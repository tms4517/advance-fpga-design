==> flow/design.v <==
`default_nettype none
module I2S
  ( input  var logic i_sck  
  , input  var logic i_ws   
  , input  var logic i_sd   
  , output var logic [23:0] o_dataL  
  , output var logic [23:0] o_dataR  
  );
    logic ws_q;
    logic wsRisingEdge, wsFallingEdge;
    logic leftChannel, rightChannel;
    always_ff @(posedge i_sck)
      ws_q <= i_ws;
    always_comb wsRisingEdge  = !ws_q && i_ws;
    always_comb wsFallingEdge = ws_q && !i_ws;
    always_comb leftChannel  = wsFallingEdge;
    always_comb rightChannel = wsRisingEdge;
    logic leftChannel_q, rightChannel_q;
    always_ff @(posedge i_sck)
      leftChannel_q <= leftChannel;
    always_ff @(posedge i_sck)
      rightChannel_q <= rightChannel;
    logic [4:0] bitCounter_q;
    logic dataCapture;
    always_ff @(posedge i_sck)
      if(wsRisingEdge || wsFallingEdge)
        bitCounter_q <= 5'd16;
      else
        bitCounter_q <= bitCounter_q - 1'b1;
    always_comb dataCapture = (bitCounter_q != 0);
    logic sd_q;
    logic [23:0] sdWord;  
    always_ff @(posedge i_sck)
      sd_q <= i_sd;
    always_ff @(posedge i_sck)
      sdWord <= {sdWord[22:0], sd_q};
    logic [23:0] dataR_q, dataL_q;
    always_ff @(posedge i_sck)
      if (leftChannel_q)
        dataR_q <= {sdWord[15:0], 8'b0};
      else
        dataR_q <= dataR_q;
    always_ff @(posedge i_sck)
      if (rightChannel_q)
        dataL_q <= {sdWord[15:0], 8'b0};
      else
        dataL_q <= dataR_q;
    always_comb o_dataL = dataL_q;
    always_comb o_dataR = dataR_q;
endmodule
`resetall
=== Reports on I2S ===
Tool output for the design above, in the order of the flow.
Line numbers count from 1 in the design file above.
Cell names lack the library's common part.
The mark -- stands for no value.

* Top: I2S
* Clock port: i_sck
* Cell library: sky130hd
* Library corner: tt_025C_1v80

=== Word-level counts ===
Source: Yosys, flattened and elaborated, memories not mapped. Widths are those after wreduce. Registers that Yosys merges into a memory's read port (data or address) are not register bits. Print and check cells do not count. Equal cells are merged and count once.

* Register bits: 52

* Muxes and demuxes: 1
* Reduce/logical cells: 4

{| class="wikitable"
|+ Operators with widths
! kind !! number
|-
| 24-bit two-way mux || 1
|-
| 1-bit logical AND || 2
|-
| 1-bit logical NOT || 2
|}

=== Depth ===
Yosys ltp: most cells in a row. Word level: on the elaborated netlist, between registers, memories and ports. Mapped: between sequential cells and ports; inverters and the memories' decode and read muxes count.

* Depth after elaboration: 2
* ABC_AREA: 0
* Depth in mapped cells: 3
* Gate-level depth less buffers: 1

=== Mapped cells and area ===
Source: synth_stat.txt of the flow (Yosys; design flattened, memories mapped). It holds for the ABC_AREA given above (unset counts as 0); a run with the other value may have another netlist.

{| class="wikitable"
|+ Cell types
! type !! number !! area in all (µm²)
|-
| dfxtp_1 || 36 || 720.691
|-
| edfxtp_1 || 16 || 480.461
|-
| mux2_4 || 10 || 150.144
|-
| buf_4 || 16 || 120.115
|-
| mux2_2 || 6 || 67.565
|-
| buf_12 || 1 || 20.019
|-
| nor2b_1 || 2 || 12.512
|-
| buf_6 || 1 || 11.261
|-
| conb_1 || 1 || 3.754
|}

* Flip-flop cells: 52
* Buffer cells: 18
* Standard cells after synthesis: 89
* Chip area (Yosys): 1586.5 µm²

=== Path before layout ===
Source: OpenSTA report_checks on the synthesized netlist (no wires, ideal clock, input and output delay 20% of the period each), path of least setup slack; recovery checks are left aside. Register names are those of the netlist, which keeps one name where synthesis merged equal registers.

* Kind: reg2reg
* Start point: register leftChannel_q
* End point: register dataR_q[10]
* Arrival time: 616 ps
* Required time: 937 ps
* Path delay: 989 ps
* Driving pins on the path: 1
* Path slack: 321 ps
* Time at the first pin: 0 ps
* Clock period: 1310 ps
* Synthesis period reached: 989 ps

"path delay" is the arrival time less input delay plus setup time.
"driving pins on the path" counts driving pins, that of a launching flip-flop among them; a cell with two outputs on the path counts twice.
"synthesis period reached" = period - worst setup slack (recovery checks aside). The figure is calculated, with input and output delays left at 20% of the set period.

* Cell sequence: dfxtp_1
* Length of the longest elaborated chain: 0

{| class="wikitable"
|+ Ends and longest elaborated chain, after synthesis
! item !! line !! source
|-
| start, declared || 18 || <nowiki>logic leftChannel_q, rightChannel_q;</nowiki>
|-
| start, assigned || 20 || <nowiki>leftChannel_q <= leftChannel;</nowiki>
|-
| end, assigned || 40 || <nowiki>dataR_q <= {sdWord[15:0], 8'b0};</nowiki>
|-
| end, assigned || 42 || <nowiki>dataR_q <= dataR_q;</nowiki>
|-
| end, declared || 37 || <nowiki>logic [23:0] dataR_q, dataL_q;</nowiki>
|}

=== Timing after layout ===
From the final timing report of stored run 2: the path of least setup slack in the routed layout; clock arrival at registers is part of the times.
The path's times are printed in steps of 10 ps; the period is the one set.

* Kind: reg2out
* Start point: register dataR_q[21]
* End point: output port o_dataR[21]
* Required time: 440 ps
* Path slack: -420 ps
* Time at the first pin: 290 ps
* Driving pins on the path: 2
* Output delay: 110 ps
* Arrival time: 870 ps
* Clock period: 555 ps

* Cell sequence: edfxtp_1 buf_2
* Length of the longest elaborated chain: 0

{| class="wikitable"
|+ Ends and longest elaborated chain, post-layout
! item !! line !! source
|-
| start, declared || 37 || <nowiki>logic [23:0] dataR_q, dataL_q;</nowiki>
|-
| start, assigned || 40 || <nowiki>dataR_q <= {sdWord[15:0], 8'b0};</nowiki>
|-
| start, assigned || 42 || <nowiki>dataR_q <= dataR_q;</nowiki>
|-
| end, declared || 7 || <nowiki>, output var logic [23:0] o_dataR</nowiki>
|}

Record of 2 stored runs of the RTL-to-layout flow on I2S, platform sky130hd. The runs are unordered. Constraints: input delay and output delay 20% of the set period each, output load 0.01 pF.
"clock period reached": clock period set for the run, less the worst setup slack. It is reckoned from that one timing run; input and output delays stay at 20% of the period that was set.
"worst setup path time" = time allowed to the worst setup path (clock period - input delay - output delay, where it has them) - its slack; a late launch clock adds to it, a late capture clock takes from it.
"total power after layout": no workload was simulated; the value follows from the tool's default switching activity.
"worst setup path time" is known to 10 ps.

=== Stored run 1 ===
{| class="wikitable"
! Setting !! Value
|-
| period_ns || 1.32
|-
| CORE_UTILIZATION || 62
|-
| SETUP_SLACK_MARGIN || 0.3
|-
| CELL_PAD_IN_SITES_DETAIL_PLACEMENT || 1
|-
| TNS_END_PERCENT || 70
|-
| GPL_TIMING_DRIVEN || 0
|-
| CAP_MARGIN || 0
|-
| MIN_ROUTING_LAYER || met1
|-
| CORE_MARGIN || 2
|-
| SLEW_MARGIN || 20
|}
Incomplete, placement halted on DPL-0033.

=== Stored run 2 ===
{| class="wikitable"
! Setting !! Value
|-
| period_ns || 0.555
|-
| CAP_MARGIN || 20
|-
| CORE_MARGIN || 2
|-
| CORE_UTILIZATION || 40
|-
| SLEW_MARGIN || 20
|-
! Result !! Value
|-
| Worst setup path time || 870 ps
|-
| Critical path type || reg2out
|-
| Die size || 4486.3 µm²
|-
| Worst hold slack in the final report || 267 ps
|-
| Utilization after layout || 57.3%
|-
| Clock period reached || 977 ps
|-
| Standard-cell area of the final layout || 2143.3 µm²
|-
| Lowest setup slack || -422 ps
|-
| Post-synthesis cell area || 1586.5 µm²
|-
| Total power after layout || 7517 µW
|}
