==> flow/design.v <==
`default_nettype none
module iterativeDivision
  #(parameter int unsigned DATA_W = 32)
  ( input  var logic i_clk
  , input  var logic [DATA_W-1:0] i_dividend
  , input  var logic [DATA_W-1:0] i_divisor
  , input  var logic i_start  
  , output var logic [DATA_W-1:0] o_quotient
  , output var logic [DATA_W-1:0] o_remainder
  , output var logic o_finish  
  );
  logic [5:0] counter_q;
  always_ff @(posedge i_clk)
    if (i_start)
      counter_q <= '0;
    else
      counter_q <= counter_q + 1'b1;
  logic doProcess_d, doProcess_q;
  always_ff @(posedge i_clk)
    doProcess_q <= doProcess_d;
  always_comb
    if (i_start)
      doProcess_d = '1;
    else if (counter_q == 6'd31)
      doProcess_d = '0;
    else
      doProcess_d = doProcess_q;
  logic finalShift;
  always_ff @(posedge i_clk)
    finalShift <= doProcess_q;
  always_comb
    if (counter_q == 6'd33)
      o_finish = '1;
    else
      o_finish = '0;
  logic [DATA_W-1:0] divisor_q;
  always_ff @(posedge i_clk)
    if (i_start)
      divisor_q <= i_divisor;
    else
      divisor_q <= divisor_q;
  logic [(2*DATA_W)-1:0] dividendRemainder_q, dividendRemainder_d;
  always_ff @(posedge i_clk)
    if (i_start)
      dividendRemainder_q <= {32'b0, i_dividend};
    else
      dividendRemainder_q <= dividendRemainder_d;
  logic [DATA_W-1:0] opA, opB;
  always_comb
    opA = dividendRemainder_q[(2*DATA_W)-1:DATA_W];
  always_comb
    opB = divisor_q;
  logic shiftIn;
  always_comb
    if ((opA > opB) || (opA == opB))
      shiftIn = '1;
    else
      shiftIn = '0;
  logic [DATA_W-1:0] partialRemainder;
  always_comb
    partialRemainder = opA - opB;
  logic [DATA_W-1:0] quotient_d, quotient_q;
  always_ff @(posedge i_clk)
    if (i_start)
      quotient_q <= '0;
    else
      quotient_q <= quotient_d;
  always_comb
    if ((doProcess_q || finalShift) && shiftIn)
      quotient_d = {quotient_q[DATA_W-2:0], 1'b1};
    else if ((doProcess_q || finalShift) && !shiftIn)
      quotient_d = quotient_q << 1;
    else
      quotient_d = quotient_q;
  always_comb
    o_quotient = quotient_q;
  always_comb
    if (doProcess_q && !shiftIn)
      dividendRemainder_d = dividendRemainder_q << 1;
    else if (doProcess_q && shiftIn)
      dividendRemainder_d = {partialRemainder, dividendRemainder_q
                             [DATA_W-1:0]} << 1;
    else
      dividendRemainder_d = dividendRemainder_q;
  always_comb
    o_remainder = dividendRemainder_q[(2*DATA_W)-1:DATA_W];
endmodule
`resetall
### Tool chain data of iterativeDivision

Tool output for the design above, in the order of the flow.
Line numbers count from 1 in the design file above.
Cell names lack the library's common part.
A cell with n/a has no value.

* design top: iterativeDivision
* clock input: i_clk
* cell library: sky130hd
* corner: tt_025C_1v80

### Word level

Source: Yosys, flattened and elaborated, memories not mapped. Widths are those after wreduce. Registers that Yosys merges into a memory's read port (data or address) are not register bits. Print and check cells do not count. Equal cells are merged and count once.

* bits in registers: 136
* elaborated cells: 29

* $add $sub $neg: 2
* magnitude comparators: 1
* equality and inequality tests: 3
* multiplexer cells: 7
* reduce/logical cells: 9

Operator list (count)
* 64-bit 2-to-1 mux: 2
* 32-bit 2-to-1 mux: 3
* 32-bit greater-than comparator: 1
* 32-bit == test: 1
* 31-bit subtractor: 1
* 6-bit by 1-bit adder with 6-bit output (second input constant): 1
* 6-bit by 5-bit == test with 1-bit output (second input constant): 1
* 6-bit == test (second input constant): 1
* 1-bit logical AND: 4
* 3-bit nonzero test: 1
* 1-bit logical OR: 2
* 2-bit nonzero test: 1
* 1-bit 2-to-1 mux: 2
* 1-bit logical NOT: 1

### Longest topological paths

Longest topological path by Yosys (ltp), each cell counted once; first at word level (registers and memories cut), then after technology mapping (sequential cells cut; the memories' decode and read muxes count).

* depth after elaboration: 7
* ABC_AREA: 0
* depth in mapped cells: 14
* depth with buffers taken out: 13

### Netlist

Yosys stat after the flow's synthesis: flattened, memories mapped to cells. It holds for the ABC_AREA given above (unset counts as 0); a run with the other value may have another netlist.
The area totals of this step are shown rounded.

Cell types (count)
* edfxtp_1: 64
* dfxtp_1: 72
* ha_1: 34
* nand2_1: 99
* mux2_2: 31
* a21oi_1: 58
* buf_4: 31
* nor2_1: 55
* a21o_1: 21
* xnor2_1: 18
* inv_1: 38
* mux2i_1: 14
* a211oi_1: 18
* clkbuf_1: 36
* xor2_1: 13
* nand3_1: 22
* a311oi_1: 10
* o21ai_0: 11

Not listed: further types 46, cells in them 99.

* mapped cells: 744
* chip area (Yosys): 0.0072 mm^2
* sequential part of the area: 0.0034 mm^2
* flip-flop cells: 136
* buffer cells: 76

### Timing after synthesis

Path of least setup slack by OpenSTA after synthesis, without wires, with an ideal clock, recovery checks aside; 20% of the period is set as input and as output delay. Where synthesis merged equal registers, the netlist keeps one of their names.

* path kind: reg2reg
* from: register dividendRemainder_q[32]
* to: register dividendRemainder_q[59]
* period: 3.38 ns
* library setup time: 0.132 ns
* time at the first pin: 0.000 ns
* data arrival time: 2.620 ns
* slack: 0.628 ns
* delay of the path: 2.752 ns
* driving pins on the path: 14
* synthesis period reached: 2.752 ns

"delay of the path" = arrival - input delay + setup time.
"driving pins on the path": output pins that drive a net of the path, with the launching flip-flop's if there is one; two outputs of one cell count as two.
"synthesis period reached" is the clock period less the worst setup slack; recovery checks do not enter. This is arithmetic on one report: input and output delays are still those of the set period (20% each).
Between the ends stands the longest chain of elaborated cells between them, by number of cells; it is not shown to be the way that was timed. Of several equally long chains one is given.
Each line given opens the expression or statement behind the cell; cells for indexed reads and writes are added by Yosys, which also makes memories of some case tables.

* cell sequence: dfxtp_1 > inv_1 > ha_1 > inv_1 > fa_1 > a211oi_1 > o211ai_2 > a21oi_2 > o31ai_2 > a311oi_2 > nor2_1 > a311o_1 > nand3_1 > a21oi_1
* length of the longest elaborated chain: 6

Ends and longest elaborated chain, post-synthesis
* from (decl): RTL line 42 `logic [(2*DATA_W)-1:0] dividendRemainder_q, dividendRemainder_d;`
* from (assign): RTL line 45 `dividendRemainder_q <= {32'b0, i_dividend};`
* from (assign): RTL line 47 `dividendRemainder_q <= dividendRemainder_d;`
* 32-bit greater-than comparator: RTL line 55 `if ((opA > opB) || (opA == opB))`
* 1-bit logical OR: RTL line 55
* 1-bit 2-to-1 mux: RTL line 55
* 1-bit logical AND: RTL line 80 `else if (doProcess_q && shiftIn)`
* 64-bit 2-to-1 mux: RTL line 80
* 64-bit 2-to-1 mux: RTL line 78 `if (doProcess_q && !shiftIn)`
* to (assign): RTL line 45
* to (assign): RTL line 47
* to (decl): RTL line 42

Lab notebook: iterativeDivision

Below are 2 stored runs of the flow (Yosys, OpenROAD; platform sky130hd) on iterativeDivision, each with its settings, unordered. Constraints: input delay and output delay 20% of the set period each, output load 0.01 pF.

### Record 1

==> flow/run.sh <==
#!/bin/bash
# the make line also repeats the synthesis and layout settings of config.mk as NAME=value (left out here)
make -C /OpenROAD-flow-scripts/flow DESIGN_CONFIG=/design/flow/config.mk WORK_HOME=/design/flow/orfs CLKGATE_MAP_FILE= finish
==> flow/config.mk <==
export PLATFORM = sky130hd
export DESIGN_NAME = iterativeDivision
export DESIGN_NICKNAME = iterativeDivision
export VERILOG_FILES = /design/flow/design.v
export SDC_FILE = /design/flow/constraint.sdc
export NUM_CORES = 4
export LEC_CHECK = 0
export ABC_AREA = 0
export CAP_MARGIN = 20
export CELL_PAD_IN_SITES_DETAIL_PLACEMENT = 2
export CORE_ASPECT_RATIO = 0.74
export CORE_MARGIN = 2
export CORE_UTILIZATION = 43
export CTS_CLUSTER_DIAMETER = 81
export CTS_CLUSTER_SIZE = 99
export GPL_TIMING_DRIVEN = 0
export MIN_ROUTING_LAYER = met2
export PLACE_DENSITY_LB_ADDON = 0.13
export SETUP_SLACK_MARGIN = 0.14
export SLEW_MARGIN = 10
export TNS_END_PERCENT = 10
==> flow/constraint.sdc <==
create_clock -name core_clock -period 2.68 [get_ports {i_clk}]
set_input_delay 0.5360 -clock core_clock [delete_from_list [all_inputs] [get_ports {i_clk}]]
set_output_delay 0.5360 -clock core_clock [all_outputs]
set_load 0.01 [all_outputs]

Outcome of record 1: unfinished; error DPL-0033 in clock tree synthesis

### Record 2

==> flow/run.sh <==
#!/bin/bash
# the make line also repeats the synthesis and layout settings of config.mk as NAME=value (left out here)
make -C /OpenROAD-flow-scripts/flow DESIGN_CONFIG=/design/flow/config.mk WORK_HOME=/design/flow/orfs CLKGATE_MAP_FILE= finish
==> flow/config.mk <==
export PLATFORM = sky130hd
export DESIGN_NAME = iterativeDivision
export DESIGN_NICKNAME = iterativeDivision
export VERILOG_FILES = /design/flow/design.v
export SDC_FILE = /design/flow/constraint.sdc
export NUM_CORES = 4
export LEC_CHECK = 0
export CAP_MARGIN = 20
export CELL_PAD_IN_SITES_GLOBAL_PLACEMENT = 3
export CORE_MARGIN = 2
export CORE_UTILIZATION = 52
export CTS_CLUSTER_SIZE = 93
export GPL_ROUTABILITY_DRIVEN = 0
export GPL_TIMING_DRIVEN = 1
export MAX_ROUTING_LAYER = met5
export MIN_ROUTING_LAYER = met1
export SETUP_SLACK_MARGIN = 0.22
export SLEW_MARGIN = 15
export TNS_END_PERCENT = 50
==> flow/constraint.sdc <==
create_clock -name core_clock -period 2.92 [get_ports {i_clk}]
set_input_delay 0.5840 -clock core_clock [delete_from_list [all_inputs] [get_ports {i_clk}]]
set_output_delay 0.5840 -clock core_clock [all_outputs]
set_load 0.01 [all_outputs]

Outcome of record 2: unfinished; error GPL-0301 in placement
